==> flow/design.v <==
`timescale 1ns / 1ps
module gen_pcm_signal(
        input wire clk,
        input wire rst_n,
        input wire sample_en,
        output reg [7:0] data_out
    );
    always @(posedge clk or negedge rst_n) begin
        if (!rst_n) begin
            data_out <= 8'd0;
        end
        else begin
            if (sample_en) begin
                data_out <= data_out + 1;  
            end
        end
    end
endmodule
`timescale 1ns / 1ps
module hdb3_dec(
        input wire clk,
        input wire rst_n,
        input wire hdb3_p,
        input wire hdb3_n,
        output reg data_out
    );
    reg [1:0] pulse_buf [3:0];  
    reg [3:0] data_buf;  
    reg last_pulse_pol;  
    wire [1:0] current_pulse;
    assign current_pulse = hdb3_p ? 2'b01 : (hdb3_n ? 2'b11 : 2'b00);  
    wire is_v;
    assign is_v = (current_pulse != 0) &&
           ((current_pulse == 2'b01 && last_pulse_pol == 1) ||
            (current_pulse == 2'b11 && last_pulse_pol == 0));
    integer i;
    always @(posedge clk or negedge rst_n) begin
        if (!rst_n) begin
            for (i=0; i<4; i=i+1)
                pulse_buf[i] <= 2'b00;
            data_buf <= 4'b0;
            last_pulse_pol <= 1'b0;  
            data_out <= 1'b0;
        end
        else begin
            pulse_buf[0] <= current_pulse;
            pulse_buf[1] <= pulse_buf[0];
            pulse_buf[2] <= pulse_buf[1];
            pulse_buf[3] <= pulse_buf[2];
            if (current_pulse != 0 && !is_v) begin
                last_pulse_pol <= (current_pulse == 2'b01) ? 1 : 0;
            end
            if (is_v) begin
                data_buf[0] <= 0;
            end
            else begin
                data_buf[0] <= (current_pulse != 0) ? 1 : 0;
            end
            data_buf[1] <= data_buf[0];
            data_buf[2] <= data_buf[1];
            if (is_v && pulse_buf[0] == 0 && pulse_buf[1] == 0 && pulse_buf[2] != 0) begin
                data_buf[3] <= 0;
            end
            else begin
                data_buf[3] <= data_buf[2];
            end
            data_out <= data_buf[3];
        end
    end
endmodule
`timescale 1ns / 1ps
module hdb3_enc(
        input wire clk,
        input wire rst_n,
        input wire data_in,
        output reg hdb3_p,  
        output reg hdb3_n   
    );
    reg [3:0] data_buf;
    reg [1:0] skip_cnt;
    reg last_pulse_pol;  
    reg odd_pulses;      
    always @(posedge clk or negedge rst_n) begin
        if (!rst_n) begin
            data_buf <= 4'b0;
            skip_cnt <= 2'b0;
            last_pulse_pol <= 1'b0;
            odd_pulses <= 1'b0;
            hdb3_p <= 1'b0;
            hdb3_n <= 1'b0;
        end
        else begin
            data_buf <= {data_buf[2:0], data_in};
            if (skip_cnt > 0) begin
                skip_cnt <= skip_cnt - 1;
                if (skip_cnt == 1) begin
                    if (last_pulse_pol) begin  
                        hdb3_p <= 1;
                        hdb3_n <= 0;
                    end
                    else begin  
                        hdb3_p <= 0;
                        hdb3_n <= 1;
                    end
                    odd_pulses <= 0;
                end
                else begin
                    hdb3_p <= 0;
                    hdb3_n <= 0;
                end
            end
            else begin
                if (data_buf[3] == 1) begin
                    if (last_pulse_pol == 0) begin  
                        hdb3_p <= 1;
                        hdb3_n <= 0;
                        last_pulse_pol <= 1;
                    end
                    else begin  
                        hdb3_p <= 0;
                        hdb3_n <= 1;
                        last_pulse_pol <= 0;
                    end
                    odd_pulses <= ~odd_pulses;
                end
                else begin
                    if (data_buf[3] == 0 && data_buf[2] == 0 && data_buf[1] == 0 && data_buf[0] == 0) begin
                        skip_cnt <= 3;  
                        if (odd_pulses == 0) begin
                            if (last_pulse_pol == 0) begin
                                hdb3_p <= 1;
                                hdb3_n <= 0;
                                last_pulse_pol <= 1;
                            end
                            else begin
                                hdb3_p <= 0;
                                hdb3_n <= 1;
                                last_pulse_pol <= 0;
                            end
                        end
                        else begin
                            hdb3_p <= 0;
                            hdb3_n <= 0;
                        end
                    end
                    else begin
                        hdb3_p <= 0;
                        hdb3_n <= 0;
                    end
                end
            end
        end
    end
endmodule
`timescale 1ns / 1ps
module hdb3_top(
        input wire sys_clk,
        input wire rst_n,
        output wire [7:0] pcm_source_data,  
        output wire hdb3_enc_in,            
        output wire hdb3_p,                 
        output wire hdb3_n,                 
        output wire hdb3_decoded_data,      
        output wire [7:0] pcm_decoded_data, 
        output wire pcm_decoded_valid       
    );
    wire sample_en;
    gen_pcm_signal u_gen_pcm (
                       .clk(sys_clk),
                       .rst_n(rst_n),
                       .sample_en(sample_en),
                       .data_out(pcm_source_data)
                   );
    pcm_enc u_pcm_enc (
                .clk(sys_clk),
                .rst_n(rst_n),
                .pcm_data_in(pcm_source_data),
                .pcm_serial_out(hdb3_enc_in),
                .sample_en(sample_en)
            );
    hdb3_enc u_hdb3_enc (
                 .clk(sys_clk),
                 .rst_n(rst_n),
                 .data_in(hdb3_enc_in),
                 .hdb3_p(hdb3_p),
                 .hdb3_n(hdb3_n)
             );
    hdb3_dec u_hdb3_dec (
                 .clk(sys_clk),
                 .rst_n(rst_n),
                 .hdb3_p(hdb3_p),
                 .hdb3_n(hdb3_n),
                 .data_out(hdb3_decoded_data)
             );
    pcm_dec u_pcm_dec (
                .clk(sys_clk),
                .rst_n(rst_n),
                .pcm_serial_in(hdb3_decoded_data),
                .pcm_data_out(pcm_decoded_data),
                .data_valid(pcm_decoded_valid)
            );
endmodule
`timescale 1ns / 1ps
module pcm_dec(
        input wire clk,
        input wire rst_n,
        input wire pcm_serial_in,
        output reg [7:0] pcm_data_out,
        output reg data_valid
    );
    reg [2:0] bit_cnt;
    reg [7:0] shift_reg;
    always @(posedge clk or negedge rst_n) begin
        if (!rst_n) begin
            bit_cnt <= 3'd0;
            shift_reg <= 8'd0;
            pcm_data_out <= 8'd0;
            data_valid <= 1'b0;
        end
        else begin
            shift_reg <= {shift_reg[6:0], pcm_serial_in};
            if (bit_cnt == 3'd7) begin
                pcm_data_out <= {shift_reg[6:0], pcm_serial_in};
                data_valid <= 1'b1;
            end
            else begin
                data_valid <= 1'b0;
            end
            bit_cnt <= bit_cnt + 1;
        end
    end
endmodule
`timescale 1ns / 1ps
module pcm_enc(
        input wire clk,
        input wire rst_n,
        input wire [7:0] pcm_data_in,
        output reg pcm_serial_out,
        output reg sample_en  
    );
    reg [2:0] bit_cnt;
    reg [7:0] shift_reg;
    always @(posedge clk or negedge rst_n) begin
        if (!rst_n) begin
            bit_cnt <= 3'd0;
            shift_reg <= 8'd0;
            pcm_serial_out <= 1'b0;
            sample_en <= 1'b0;
        end
        else begin
            if (bit_cnt == 3'd0) begin
                shift_reg <= pcm_data_in;
                pcm_serial_out <= pcm_data_in[7];  
                shift_reg[7:1] <= pcm_data_in[6:0];  
                sample_en <= 1'b1;  
            end
            else begin
                pcm_serial_out <= shift_reg[7];  
                shift_reg <= {shift_reg[6:0], 1'b0};  
                sample_en <= 1'b0;
            end
            bit_cnt <= bit_cnt + 1;
        end
    end
endmodule
# ---- From RTL to reports: hdb3_top
# Tool output for the design above, in the order of the flow.
# Lines are those of the file above, counted from 1.
# Library cell names are shortened.
# The mark - stands for no value.
dict set report design {
  top_module {hdb3_top}
  clock {sys_clk}
  library {sky130hd}
  pvt_corner {tt_025C_1v80}
}

# ---- Elaborated design
# Yosys after proc, flatten, opt, wreduce and memory -nomap, before mapping. Print and check cells are not counted. Equal cells are merged and count once.
dict set report op_classes {
  shift 0
  addsub 4
  n_mux 32
  div_mod_pow 0
  n_logic 7
  compare 1
  reduce_logical 23
  multipliers 0
  n_eq 7
}
# cell count
set op_table {}
lappend op_table {{two-way mux 1 bit} 26}
lappend op_table {{logical AND 1 bit} 10}
lappend op_table {{nonzero test 2 bit} 5}
lappend op_table {{two-way mux 2 bit} 5}
lappend op_table {{adder 8 x 1 -> 8 bit (second input constant)} 1}
lappend op_table {{inverter 1 bit} 7}
lappend op_table {{two-way mux 7 bit} 1}
lappend op_table {{adder 3 x 1 -> 3 bit (second input constant)} 2}
lappend op_table {{equality test 2 x 1 -> 1 bit (second input constant)} 2}
lappend op_table {{!= test 2 bit (second input constant)} 2}
lappend op_table {{zero test 2 bit} 2}
lappend op_table {{AND reduction 2 bit} 2}
lappend op_table {{equality test 3 bit (second input constant)} 1}
lappend op_table {{zero test 3 bit} 1}
lappend op_table {{AND reduction 3 bit} 1}
lappend op_table {{subtractor 2 x 1 -> 2 bit (second input constant)} 1}
lappend op_table {{greater-than comparator 2 x 1 -> 1 bit (second input constant)} 1}
lappend op_table {{!= test 2 x 1 -> 1 bit (second input constant)} 1}
lappend op_table {{equality test 2 bit (second input constant)} 1}
lappend op_table {{logical OR 1 bit} 1}
lappend op_table {{zero test 1 bit} 1}
dict set report word_totals {
  input_bits 2
  clocked_rd_ports_x_width 0
  reg_bits 62
  rom_bits 0
  n_memories 0
  latch_bits 0
  mem_bits_rw 0
  wordCells 95
}

# ---- Logic depth
# Depth = most cells in a row (Yosys ltp): at word level without a register or memory, in the mapped netlist without a sequential cell, where the memories' decode and read muxes count.
dict set report logic_depth {
  word_depth 10
  abc_area 0
  mapped_depth 7
  ltp_nobuf 6
}

# ---- Netlist
# Yosys stat after the flow's synthesis: flattened, memories mapped to cells. It holds for the ABC_AREA given above (unset counts as 0); a run with the other value may have another netlist.
# Totals and module areas in this step are rounded.
# type count type_area_um2
set by_type {}
lappend by_type {dfrtp_1 62 1.55E+03}
lappend by_type {mux2_2 11 123.869}
lappend by_type {nand2_1 24 90.086}
lappend by_type {ha_1 7 87.584}
lappend by_type {xnor2_1 5 43.792}
lappend by_type {xor2_1 5 43.792}
lappend by_type {inv_1 6 22.522}
lappend by_type {mux2i_1 2 20.019}
lappend by_type {o41ai_2 1 16.266}
lappend by_type {nand2b_1 2 12.512}
lappend by_type {nand4_1 2 12.512}
lappend by_type {nand4_2 1 12.512}
lappend by_type {nor4_1 2 12.512}
lappend by_type {nor2_1 3 11.261}
lappend by_type {nor3_2 1 10.01}
lappend by_type {o21ai_0 2 10.01}
lappend by_type {a22o_1 1 8.758}
lappend by_type {a21o_1 1 7.507}
# Other cell types: 11; their cells: 11.
dict set report mapped {
  sequential_area_um2 1551
  stdcells 149
  yosys_area_um2 2167
  ffs 62
}
# The figures by module come from a second, unflattened synthesis with its own total; it is not the netlist above.
dict set report unflattened {
  cells_unflattened 135
  area_unflattened_um2 2250
}
# Each row is one instance without its submodules.
# module instances mod_area_um2 cells
set by_module {}
lappend by_module {pcm_dec 1 648.1 32}
lappend by_module {pcm_enc 1 510.5 29}
lappend by_module {hdb3_enc 1 386.6 27}
lappend by_module {hdb3_dec 1 366.6 21}
lappend by_module {gen_pcm_signal 1 337.8 26}
lappend by_module {hdb3_top 1 0.0 0}

# ---- Timing after synthesis
# Source: OpenSTA report_checks on the synthesized netlist (no wires, ideal clock, input and output delay 20% of the period each), path of least setup slack; recovery checks are left aside. Register names are those of the netlist, which keeps one name where synthesis merged equal registers.
dict set report synth_timing {
  kind {reg2reg}
  from {reg u_pcm_dec.bit_cnt[0]}
  to {reg u_pcm_dec.pcm_data_out[0]}
  arrival_ps 1166
  path_buffers 1
  clock_period_ps 1870
  required_ps 1745
  driving_pins 5
  setup_slack_ps 579
  launch_ps 0
  delay_ps 1291
  synth_period_reached_ps 1291
}
# "delay_ps" = arrival - input delay + setup time.
# "driving_pins" counts driving pins, that of a launching flip-flop among them; a cell with two outputs on the path counts twice.
# "synth_period_reached_ps" = period - worst setup slack (recovery checks aside). The figure is calculated, with input and output delays left at 20% of the set period.
# Between the ends stands the longest chain of elaborated cells between them, by number of cells; it is not shown to be the way that was timed. Of several equally long chains one is given.
# A line is the first line of the expression or statement that the cell stems from. Yosys adds cells for indexed reads and writes and turns some case tables into memories.
dict set report synth_between {
  cell_sequence {dfrtp_1 ha_1 ha_1 buf_2 mux2_2}
  elab_chain_cells 1
}
# element line_no
set synth_lines {}
lappend synth_lines {{start: declaration} 211} ;# reg [2:0] bit_cnt;
lappend synth_lines {{start: assignment} 215} ;# bit_cnt <= 3'd0;
lappend synth_lines {{start: assignment} 229} ;# bit_cnt <= bit_cnt + 1;
lappend synth_lines {{equality test 3 bit} 222} ;# if (bit_cnt == 3'd7) begin
lappend synth_lines {{end: assignment} 217} ;# pcm_data_out <= 8'd0;
lappend synth_lines {{end: assignment} 223} ;# pcm_data_out <= {shift_reg[6:0], pcm_serial_in};
lappend synth_lines {{end: declaration} 208} ;# output reg [7:0] pcm_data_out,

# ---- Timing after layout
# Path of least setup slack in the final report of stored run 1 (OpenROAD, finished layout, wires in). Where an end is a register, its clock arrival counts in the times.
# The report prints the path's times to 10 ps; the period is as set.
dict set report layout_timing {
  kind {reg2reg}
  from {reg u_pcm_dec.bit_cnt[0]}
  to {reg u_pcm_dec.pcm_data_out[0]}
  required_ps 1650
  path_buffers 0
  launch_ps 390
  clock_period_ps 1370
  driving_pins 4
  arrival_ps 1590
  setup_slack_ps 70
}
# Between the ends stands the longest chain of elaborated cells between them, by number of cells; it is not shown to be the way that was timed. Of several equally long chains one is given.
dict set report layout_between {
  cell_sequence {dfrtp_1 ha_1 ha_2 mux2_2}
  elab_chain_cells 1
}
# element line_no
set layout_lines {}
lappend layout_lines {{start: declaration} 211} ;# reg [2:0] bit_cnt;
lappend layout_lines {{start: assignment} 215} ;# bit_cnt <= 3'd0;
lappend layout_lines {{start: assignment} 229} ;# bit_cnt <= bit_cnt + 1;
lappend layout_lines {{equality test 3 bit} 222} ;# if (bit_cnt == 3'd7) begin
lappend layout_lines {{end: assignment} 217} ;# pcm_data_out <= 8'd0;
lappend layout_lines {{end: assignment} 223} ;# pcm_data_out <= {shift_reg[6:0], pcm_serial_in};
lappend layout_lines {{end: declaration} 208} ;# output reg [7:0] pcm_data_out,

Below are 2 stored runs of the flow (Yosys, OpenROAD; platform sky130hd) on hdb3_top, each with its settings and what was measured, unordered. Constraints: input delay and output delay 20% of the set period each, output load 0.01 pF.
Measured values are rounded.

# stored run 1
==> flow/run.sh <==
#!/bin/bash
# the make line also repeats the synthesis and layout settings of config.mk as NAME=value (left out here)
make -C /OpenROAD-flow-scripts/flow DESIGN_CONFIG=/design/flow/config.mk WORK_HOME=/design/flow/orfs CLKGATE_MAP_FILE= finish
==> flow/config.mk <==
export PLATFORM = sky130hd
export DESIGN_NAME = hdb3_top
export DESIGN_NICKNAME = hdb3_top
export VERILOG_FILES = /design/flow/design.v
export SDC_FILE = /design/flow/constraint.sdc
export NUM_CORES = 4
export LEC_CHECK = 0
export CAP_MARGIN = 20
export CORE_MARGIN = 2
export CORE_UTILIZATION = 62
export SLEW_MARGIN = 20
==> flow/constraint.sdc <==
create_clock -name core_clock -period 1.37 [get_ports {sys_clk}]
set_input_delay 0.2740 -clock core_clock [delete_from_list [all_inputs] [get_ports {sys_clk}]]
set_output_delay 0.2740 -clock core_clock [all_outputs]
set_load 0.01 [all_outputs]

==> stored run 1: results <==
synth_area_um2=2167
fin_tns_ps=0
post_route_util_pct=81.3
design.die.area_um2=3984
worst_setup_slack_ps=65

# stored run 2
==> flow/run.sh <==
#!/bin/bash
# the make line also repeats the synthesis and layout settings of config.mk as NAME=value (left out here)
make -C /OpenROAD-flow-scripts/flow DESIGN_CONFIG=/design/flow/config.mk WORK_HOME=/design/flow/orfs CLKGATE_MAP_FILE= finish
==> flow/config.mk <==
export PLATFORM = sky130hd
export DESIGN_NAME = hdb3_top
export DESIGN_NICKNAME = hdb3_top
export VERILOG_FILES = /design/flow/design.v
export SDC_FILE = /design/flow/constraint.sdc
export NUM_CORES = 4
export LEC_CHECK = 0
export CAP_MARGIN = 20
export CORE_ASPECT_RATIO = 0.79
export CORE_MARGIN = 8
export CORE_UTILIZATION = 56
export GPL_TIMING_DRIVEN = 1
export MIN_ROUTING_LAYER = met2
export SETUP_SLACK_MARGIN = -0.05
export SLEW_MARGIN = 0
==> flow/constraint.sdc <==
create_clock -name core_clock -period 0.933 [get_ports {sys_clk}]
set_input_delay 0.1866 -clock core_clock [delete_from_list [all_inputs] [get_ports {sys_clk}]]
set_output_delay 0.1866 -clock core_clock [all_outputs]
set_load 0.01 [all_outputs]

==> stored run 2: results <==
fin_tns_ps=-7691
design.die.area_um2=6130
synth_area_um2=2167
worst_setup_slack_ps=-291
post_route_util_pct=83.7
