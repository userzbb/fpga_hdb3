==> flow/design.v <==
`timescale 1ns / 1ps
module gen_data_fixed(
        input wire clk,
        input wire rst_n,
        output reg data_out
    );
    reg [31:0] pattern = 32'b1011_0000_0000_1100_0010_0000_0000_1011;
    always @(posedge clk or negedge rst_n) begin
        if (!rst_n) begin
            pattern <= 32'b1011_0000_0000_1100_0010_0000_0000_1011;
            data_out <= 1'b0;
        end
        else begin
            data_out <= pattern[31];
            pattern <= {pattern[30:0], pattern[31]};  
        end
    end
endmodule
Step by step through the tools: gen_data_fixed. What the tools print for gen_data_fixed, step after step. Lines are those of the file above, counted from 1. Operators: Yosys type, input widths -> output width; for muxes data width and select width s. Library cell names are shortened. Not given: n/a

Top module: gen_data_fixed. Clock input: clk. Library: sky130hd. Library corner: tt_025C_1v80.

Word-level counts. Counts by Yosys on the flattened word-level netlist (proc, flatten, opt, wreduce; memories kept). Register bits leave out memories and registers merged into their read ports (data or address); mux counts leave out enables and synchronous resets folded into registers. Print and check cells are left out. Cells with the same type and inputs are merged into one.

The figure for register bits after elaboration is 33. The entry for input bits reads 2. Output and inout port bits: 1.

Longest topological paths. Yosys ltp: most cells in a row. Word level: on the elaborated netlist, between registers, memories and ports. Mapped: between sequential cells and ports; inverters and the memories' decode and read muxes count.

Depth after elaboration: 0. The entry for ABC_AREA reads 0. Depth in mapped cells: 0.

After synthesis. Source: synth_stat.txt of the flow (Yosys; design flattened, memories mapped). It holds for the ABC_AREA given above (unset counts as 0); a run with the other value may have another netlist. Totals and module areas in this step are rounded.

Cells by type: dfrtp_1 (count 24, area in all 600.576 µm²); dfstp_2 (count 9, area in all 236.477 µm²).

For standard cells after synthesis the number is 33. Flip-flops: 33. Under sequential area stands 837.1 µm². The entry for buffer cells reads 0. Mapped area: 837.1 µm².

Path before layout. Path of least setup slack by OpenSTA after synthesis, without wires, with an ideal clock, recovery checks aside; 20% of the period is set as input and as output delay. Where synthesis merged equal registers, the netlist keeps one of their names.

Path type: reg-to-reg. Start: register pattern[31]. End: register data_out. Under arrival stands 0.499 ns. Under stages on the path stands 1. Path slack: 0.059 ns. Under delay of the path stands 0.565 ns. Path buffers: 0. The entry for clock period reads 0.624 ns. For time at the first pin the number is 0.000 ns. The entry for period reached after synthesis reads 0.565 ns.

"delay of the path" is the arrival time less input delay plus setup time. "stages on the path": output pins that drive a net of the path, with the launching flip-flop's if there is one; two outputs of one cell count as two. "period reached after synthesis" = period - worst setup slack (recovery checks aside). The figure is calculated, with input and output delays left at 20% of the set period.

Path through: dfstp_2. For cells in the longest elaborated chain the number is 0. Under elaborated cells between the ends (all ways) stands 0.

Ends and longest elaborated chain, after synthesis: start: declaration (line 7) `reg [31:0] pattern = 32'b1011_0000_0000_1100_0010_0000_0000_1011;`; start: assignment (line 10) `pattern <= 32'b1011_0000_0000_1100_0010_0000_0000_1011;`; start: assignment (line 15) `pattern <= {pattern[30:0], pattern[31]};`; end: assignment (line 11) `data_out <= 1'b0;`; end: assignment (line 14) `data_out <= pattern[31];`; end: declaration (line 5) `output reg data_out`.

Worst path after layout. Path of least setup slack in the final report of run 1 (OpenROAD, finished layout, wires in). Where an end is a register, its clock arrival counts in the times.

Path type: reg-to-output. Start: register data_out. End: output data_out. Under arrival stands 0.81 ns. For time at the first pin the number is 0.31 ns. Path buffers: 1. The entry for external output delay reads 0.18 ns. Path slack: -0.10 ns. The entry for clock period reads 0.889 ns. Under stages on the path stands 2.

Path through: dfrtp_1 > buf_2. For cells in the longest elaborated chain the number is 0. Under elaborated cells between the ends (all ways) stands 0.

Ends and longest elaborated chain, post-layout: start: declaration (line 5) `output reg data_out`; start: assignment (line 11) `data_out <= 1'b0;`; start: assignment (line 14) `data_out <= pattern[31];`; end: declaration (line 5).

Measured results for gen_data_fixed: 2 stored runs of the Yosys and OpenROAD flow on sky130hd. The settings differ; the order carries no meaning. The constraints put input and output delay at 20% of the set period each and load the outputs with 0.01 pF. "achieved clock period" = clock period - worst setup slack. The figure is calculated, with input and output delays left at 20% of the set period. "time of the worst setup path": the worst setup path's part of the clock period (all of it between registers, 20% less for each end at a port) less its slack. A launch clock that arrives late makes it longer, a capture clock that arrives late makes it shorter. "total power of the final layout": no workload was simulated; the value follows from the tool's default switching activity. The results are shown rounded.

Files of run 1:
==> flow/run.sh <==
#!/bin/bash
# the make line also repeats the synthesis and layout settings of config.mk as NAME=value (left out here)
make -C /OpenROAD-flow-scripts/flow DESIGN_CONFIG=/design/flow/config.mk WORK_HOME=/design/flow/orfs CLKGATE_MAP_FILE= finish
==> flow/config.mk <==
export PLATFORM = sky130hd
export DESIGN_NAME = gen_data_fixed
export DESIGN_NICKNAME = gen_data_fixed
export VERILOG_FILES = /design/flow/design.v
export SDC_FILE = /design/flow/constraint.sdc
export NUM_CORES = 4
export LEC_CHECK = 0
export CAP_MARGIN = 20
export CORE_ASPECT_RATIO = 1.75
export CORE_MARGIN = 2
export CORE_UTILIZATION = 42
export GPL_ROUTABILITY_DRIVEN = 1
export PLACE_DENSITY = 0.79
export SLEW_MARGIN = 20
export TNS_END_PERCENT = 35
==> flow/constraint.sdc <==
create_clock -name core_clock -period 0.889 [get_ports {clk}]
set_input_delay 0.1778 -clock core_clock [delete_from_list [all_inputs] [get_ports {clk}]]
set_output_delay 0.1778 -clock core_clock [all_outputs]
set_load 0.01 [all_outputs]

Results of run 1. The measured overall die area is 2,380 µm². The total power of the final layout stands at 2,354 uW. The chip area after synthesis (Yosys) is 837.1 µm². The measured time of the worst setup path is 0.81 ns. Class of the worst setup path: reg-to-output. The achieved clock period is 0.987 ns. The final design utilization is 0.507. For the worst slack on setup checks the run shows -0.098 ns.

Files of run 2:
==> flow/run.sh <==
#!/bin/bash
# the make line also repeats the synthesis and layout settings of config.mk as NAME=value (left out here)
make -C /OpenROAD-flow-scripts/flow DESIGN_CONFIG=/design/flow/config.mk WORK_HOME=/design/flow/orfs CLKGATE_MAP_FILE= finish
==> flow/config.mk <==
export PLATFORM = sky130hd
export DESIGN_NAME = gen_data_fixed
export DESIGN_NICKNAME = gen_data_fixed
export VERILOG_FILES = /design/flow/design.v
export SDC_FILE = /design/flow/constraint.sdc
export NUM_CORES = 4
export LEC_CHECK = 0
export CAP_MARGIN = 20
export CORE_MARGIN = 2
export CORE_UTILIZATION = 40
export SLEW_MARGIN = 20
==> flow/constraint.sdc <==
create_clock -name core_clock -period 0.824 [get_ports {clk}]
set_input_delay 0.1648 -clock core_clock [delete_from_list [all_inputs] [get_ports {clk}]]
set_output_delay 0.1648 -clock core_clock [all_outputs]
set_load 0.01 [all_outputs]

Results of run 2. The measured overall die area is 2,475 µm². The total power of the final layout stands at 2,847 uW. The chip area after synthesis (Yosys) is 837.1 µm². The measured time of the worst setup path is 0.80 ns. Class of the worst setup path: reg-to-output. The achieved clock period is 0.962 ns. The final design utilization is 0.505. For the worst slack on setup checks the run shows -0.138 ns.
